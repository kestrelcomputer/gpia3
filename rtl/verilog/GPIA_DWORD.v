==> flow/design.v <==
`timescale 1ns / 100ps
module GPIA_BIT(
	input	clk_i,
	input	res_i,
	input	[1:0] mode_i,
	input	d_i,
	input	stb_i,
	output	q_o
);
reg q_d;
assign q_o = q_d;
always @(posedge clk_i) begin
	if(res_i) begin
		q_d <= 0;
	end
	else begin
		if(stb_i) begin
			if(mode_i == 0) begin
				q_d <= d_i;
			end
			else if(mode_i == 1) begin
				q_d <= d_i ? 1 : q_d;
			end
			else if(mode_i == 2) begin
				q_d <= d_i ? 0 : q_d;
			end
			else if(mode_i == 3) begin
				q_d <= d_i ^ q_d;
			end
		end
	end
end
endmodule
`timescale 1ns / 100ps
module GPIA_BYTE(
	input	clk_i,
	input	res_i,
	input	[1:0] mode_i,
	input	[7:0] d_i,
	input	stb_i,
	output	[7:0] q_o
);
GPIA_BIT bit0(
	.clk_i(clk_i),
	.res_i(res_i),
	.mode_i(mode_i),
	.d_i(d_i[0]),
	.stb_i(stb_i),
	.q_o(q_o[0])
);
GPIA_BIT bit1(
	.clk_i(clk_i),
	.res_i(res_i),
	.mode_i(mode_i),
	.d_i(d_i[1]),
	.stb_i(stb_i),
	.q_o(q_o[1])
);
GPIA_BIT bit2(
	.clk_i(clk_i),
	.res_i(res_i),
	.mode_i(mode_i),
	.d_i(d_i[2]),
	.stb_i(stb_i),
	.q_o(q_o[2])
);
GPIA_BIT bit3(
	.clk_i(clk_i),
	.res_i(res_i),
	.mode_i(mode_i),
	.d_i(d_i[3]),
	.stb_i(stb_i),
	.q_o(q_o[3])
);
GPIA_BIT bit4(
	.clk_i(clk_i),
	.res_i(res_i),
	.mode_i(mode_i),
	.d_i(d_i[4]),
	.stb_i(stb_i),
	.q_o(q_o[4])
);
GPIA_BIT bit5(
	.clk_i(clk_i),
	.res_i(res_i),
	.mode_i(mode_i),
	.d_i(d_i[5]),
	.stb_i(stb_i),
	.q_o(q_o[5])
);
GPIA_BIT bit6(
	.clk_i(clk_i),
	.res_i(res_i),
	.mode_i(mode_i),
	.d_i(d_i[6]),
	.stb_i(stb_i),
	.q_o(q_o[6])
);
GPIA_BIT bit7(
	.clk_i(clk_i),
	.res_i(res_i),
	.mode_i(mode_i),
	.d_i(d_i[7]),
	.stb_i(stb_i),
	.q_o(q_o[7])
);
endmodule
`timescale 1ns / 100ps
module GPIA_DWORD(
	input	clk_i,
	input	res_i,
	input	[1:0] mode_i,
	input	[63:0] d_i,
	input	[7:0] stb_i,
	output	[63:0] q_o
);
GPIA_BYTE byte0(
	.clk_i(clk_i),
	.res_i(res_i),
	.mode_i(mode_i),
	.d_i(d_i[7:0]),
	.stb_i(stb_i[0]),
	.q_o(q_o[7:0])
);
GPIA_BYTE byte1(
	.clk_i(clk_i),
	.res_i(res_i),
	.mode_i(mode_i),
	.d_i(d_i[15:8]),
	.stb_i(stb_i[1]),
	.q_o(q_o[15:8])
);
GPIA_BYTE byte2(
	.clk_i(clk_i),
	.res_i(res_i),
	.mode_i(mode_i),
	.d_i(d_i[23:16]),
	.stb_i(stb_i[2]),
	.q_o(q_o[23:16])
);
GPIA_BYTE byte3(
	.clk_i(clk_i),
	.res_i(res_i),
	.mode_i(mode_i),
	.d_i(d_i[31:24]),
	.stb_i(stb_i[3]),
	.q_o(q_o[31:24])
);
GPIA_BYTE byte4(
	.clk_i(clk_i),
	.res_i(res_i),
	.mode_i(mode_i),
	.d_i(d_i[39:32]),
	.stb_i(stb_i[4]),
	.q_o(q_o[39:32])
);
GPIA_BYTE byte5(
	.clk_i(clk_i),
	.res_i(res_i),
	.mode_i(mode_i),
	.d_i(d_i[47:40]),
	.stb_i(stb_i[5]),
	.q_o(q_o[47:40])
);
GPIA_BYTE byte6(
	.clk_i(clk_i),
	.res_i(res_i),
	.mode_i(mode_i),
	.d_i(d_i[55:48]),
	.stb_i(stb_i[6]),
	.q_o(q_o[55:48])
);
GPIA_BYTE byte7(
	.clk_i(clk_i),
	.res_i(res_i),
	.mode_i(mode_i),
	.d_i(d_i[63:56]),
	.stb_i(stb_i[7]),
	.q_o(q_o[63:56])
);
endmodule
---- Reports on GPIA_DWORD ----
Tool output for the design above, in the order of the flow.
Line numbers count from 1 in the design file above.
Cell names lack the library's common part.
A cell with n/a has no value.
set-up
  top module .............................. GPIA_DWORD
  clock input ............................. clk_i
  cell library ............................ sky130hd
  corner .................................. tt_025C_1v80

---- Word-level counts ----
Counts by Yosys on the flattened word-level netlist (proc, flatten, opt, wreduce; memories kept). Register bits leave out memories and registers merged into their read ports (data or address). Print and check cells are left out. Cells with the same type and inputs are merged into one.
storage and ports
  elaborated cells ........................ 709
  output and inout port bits .............. 64
  input bits .............................. 76
  bits in registers ....................... 64
cells by class
  muxes and demuxes ....................... 384
  equality and inequality tests ........... 131
  reduce/logical cells .................... 66
  bitwise logic cells ..................... 64
operators with widths
  kind                                            count
  != test 3 bit (second input constant)           128
  2-to-1 mux 1 bit                                384
  AND reduction 4 bit                             64
  bitwise XOR 1 bit                               64
  == test 2 bit (second input constant)           2
  nonzero test 4 bit                              1
  == test 2 x 1 -> 1 bit (second input constant)  1
  logical NOT 2 bit                               1

---- Longest topological paths ----
Longest topological path by Yosys (ltp), each cell counted once; first at word level (registers and memories cut), then after technology mapping (sequential cells cut; the memories' decode and read muxes count).
logic depth
  depth after elaboration ................. 5
  ABC_AREA ................................ 0
  gate-level depth with buffers ........... 6
  mapped depth without buffers ............ 3

---- Netlist ----
Source: synth_stat.txt of the flow (Yosys; design flattened, memories mapped). It holds for the ABC_AREA given above (unset counts as 0); a run with the other value may have another netlist.
cells by type
  cell type  count  area in all (sq um)
  dfxtp_1    64     1.28E+03
  o21ba_2    64     640.614
  buf_4      65     487.968
  a21o_1     64     480.461
  nand2b_1   64     400.384
  a21oi_1    64     320.307
  nand2_1    64     240.23
  o21ai_0    44     220.211
  o21ai_1    20     100.096
  buf_2      16     80.077
  clkbuf_1   17     63.811
  buf_6      3      33.782
  inv_1      8      30.029
  buf_1      4      15.014
  clkbuf_2   2      10.01
synthesis totals
  flip-flops .............................. 64
  mapped area ............................. 4,404.2 sq um
  cells in the netlist .................... 563
By module: a second synthesis without flattening, with its own total; a netlist apart from the flattened one above.
second synthesis, totals
  cells (unflattened synthesis) ........... 576
  area (unflattened synthesis) ............ 4,404.2 sq um
Each row is one instance without its submodules.
modules
  module      instances  area (sq um)  seq. area (sq um)  cells
  GPIA_BIT    64         68.8          20.0               9
  GPIA_BYTE   8          0.0           0.0                0
  GPIA_DWORD  1          0.0           0.0                0

---- Path before layout ----
Source: OpenSTA report_checks on the synthesized netlist (no wires, ideal clock, input and output delay 20% of the period each), path of least setup slack; recovery checks are left aside. Register names are those of the netlist, which keeps one name where synthesis merged equal registers.
timing path after synthesis
  kind .................................... in2reg
  from .................................... input port mode_i[0]
  to ...................................... register byte4.bit0.q_d
  external input delay .................... 0.276 ns
  period .................................. 1.38 ns
  path delay .............................. 0.888 ns
  path buffers ............................ 3
  data arrival time ....................... 1.032 ns
  time at the first pin ................... 0.276 ns
  driving pins on the path ................ 6
  slack ................................... 0.216 ns
  synthesis period reached ................ 1.164 ns
"path delay" is the arrival time less input delay plus setup time.
"driving pins on the path": output pins that drive a net of the path, with the launching flip-flop's if there is one; two outputs of one cell count as two.
"synthesis period reached" is the clock period less the worst setup slack; recovery checks do not enter. This is arithmetic on one report: input and output delays are still those of the set period (20% each).
The rows between start and end are the longest chain of elaborated cells between them; the timing report does not say that the signal goes this way. Where chains are equally long, one stands for them.
Each line given opens the expression or statement behind the cell; cells for indexed reads and writes are added by Yosys, which also makes memories of some case tables.
At most two assigning lines are given for a register; there are more.
between the ends, after synthesis
  path through ............................ buf_4 buf_6 buf_6 o21ba_2 o21ai_1 a21oi_1
  cells in the longest elaborated chain ... 5
ends and longest elaborated chain, after synthesis
  what              line  text
  from (decl)       112   input [1:0] mode_i,
  == test 2 bit     27    else if(mode_i == 3) begin
  2-to-1 mux 1 bit  27
  2-to-1 mux 1 bit  24    else if(mode_i == 2) begin
  2-to-1 mux 1 bit  21    else if(mode_i == 1) begin
  2-to-1 mux 1 bit  18    if(mode_i == 0) begin
  to (assign)       19    q_d <= d_i;
  to (assign)       22    q_d <= d_i ? 1 : q_d;
  to (decl)         10    reg q_d;

---- Path in the finished layout ----
Path of least setup slack in the final report of record 1 (OpenROAD, finished layout, wires in). Where an end is a register, its clock arrival counts in the times.
timing path after layout
  kind .................................... reg2out
  from .................................... register byte0.bit2.q_d
  to ...................................... output port q_o[2]
  time at the first pin ................... 0.33 ns
  external output delay ................... 0.33 ns
  driving pins on the path ................ 3
  period .................................. 1.63 ns
  data arrival time ....................... 1.07 ns
  path buffers ............................ 2
  slack ................................... 0.24 ns
At most two assigning lines are given for a register; there are more.
between the ends, after layout
  path through ............................ dfxtp_1 buf_4 dlygate4sd2_1
  cells in the longest elaborated chain ... 0
ends and longest elaborated chain, after layout
  what           line  text
  from (decl)    10    reg q_d;
  from (assign)  19    q_d <= d_i;
  from (assign)  22    q_d <= d_i ? 1 : q_d;
  to (decl)      115   output [63:0] q_o

--- measured runs ---
Flow measurements of GPIA_DWORD on sky130hd: 2 stored runs with different settings, listed in no order. Input and output delays are each 20% of the period that was set; the output load is 0.01 pF.
"period reached" = clock period - worst setup slack. The figure is calculated, with input and output delays left at 20% of the set period.

======== record 1 ========
==> flow/run.sh <==
#!/bin/bash
# the make line also repeats the synthesis and layout settings of config.mk as NAME=value (left out here)
make -C /OpenROAD-flow-scripts/flow DESIGN_CONFIG=/design/flow/config.mk WORK_HOME=/design/flow/orfs CLKGATE_MAP_FILE= finish
==> flow/config.mk <==
export PLATFORM = sky130hd
export DESIGN_NAME = GPIA_DWORD
export DESIGN_NICKNAME = GPIA_DWORD
export VERILOG_FILES = /design/flow/design.v
export SDC_FILE = /design/flow/constraint.sdc
export NUM_CORES = 4
export LEC_CHECK = 0
export CAP_MARGIN = 20
export CORE_ASPECT_RATIO = 1.25
export CORE_MARGIN = 2
export CORE_UTILIZATION = 42
export GPL_ROUTABILITY_DRIVEN = 1
export GPL_TIMING_DRIVEN = 0
export PLACE_DENSITY = 0.54
export SETUP_SLACK_MARGIN = 0.15
export SLEW_MARGIN = 20
==> flow/constraint.sdc <==
create_clock -name core_clock -period 1.63 [get_ports {clk_i}]
set_input_delay 0.3260 -clock core_clock [delete_from_list [all_inputs] [get_ports {clk_i}]]
set_output_delay 0.3260 -clock core_clock [all_outputs]
set_load 0.01 [all_outputs]

-------- measured, record 1 --------
  worst setup slack after layout .......... 0.235 ns
  die size ................................ 11,326.5 sq um
  total negative slack .................... 0.000 ns
  mapped cell area after synthesis ........ 4,404.2 sq um
  worst-case hold slack ................... 0.460 ns
  standard-cell area of the final layout .. 6,050.8 sq um
  period reached .......................... 1.395 ns

======== record 2 ========
==> flow/run.sh <==
#!/bin/bash
# the make line also repeats the synthesis and layout settings of config.mk as NAME=value (left out here)
make -C /OpenROAD-flow-scripts/flow DESIGN_CONFIG=/design/flow/config.mk WORK_HOME=/design/flow/orfs CLKGATE_MAP_FILE= finish
==> flow/config.mk <==
export PLATFORM = sky130hd
export DESIGN_NAME = GPIA_DWORD
export DESIGN_NICKNAME = GPIA_DWORD
export VERILOG_FILES = /design/flow/design.v
export SDC_FILE = /design/flow/constraint.sdc
export NUM_CORES = 4
export LEC_CHECK = 0
export CAP_MARGIN = 20
export CORE_MARGIN = 2
export CORE_UTILIZATION = 70
export SLEW_MARGIN = 20
==> flow/constraint.sdc <==
create_clock -name core_clock -period 1.31 [get_ports {clk_i}]
set_input_delay 0.2620 -clock core_clock [delete_from_list [all_inputs] [get_ports {clk_i}]]
set_output_delay 0.2620 -clock core_clock [all_outputs]
set_load 0.01 [all_outputs]

-------- measured, record 2 --------
  total negative slack .................... 0.000 ns
  worst setup slack after layout .......... 0.009 ns
  die size ................................ 6,942.2 sq um
  mapped cell area after synthesis ........ 4,404.2 sq um
  standard-cell area of the final layout .. 5,589.1 sq um
  period reached .......................... 1.301 ns
  worst-case hold slack ................... 0.372 ns
--- end ---
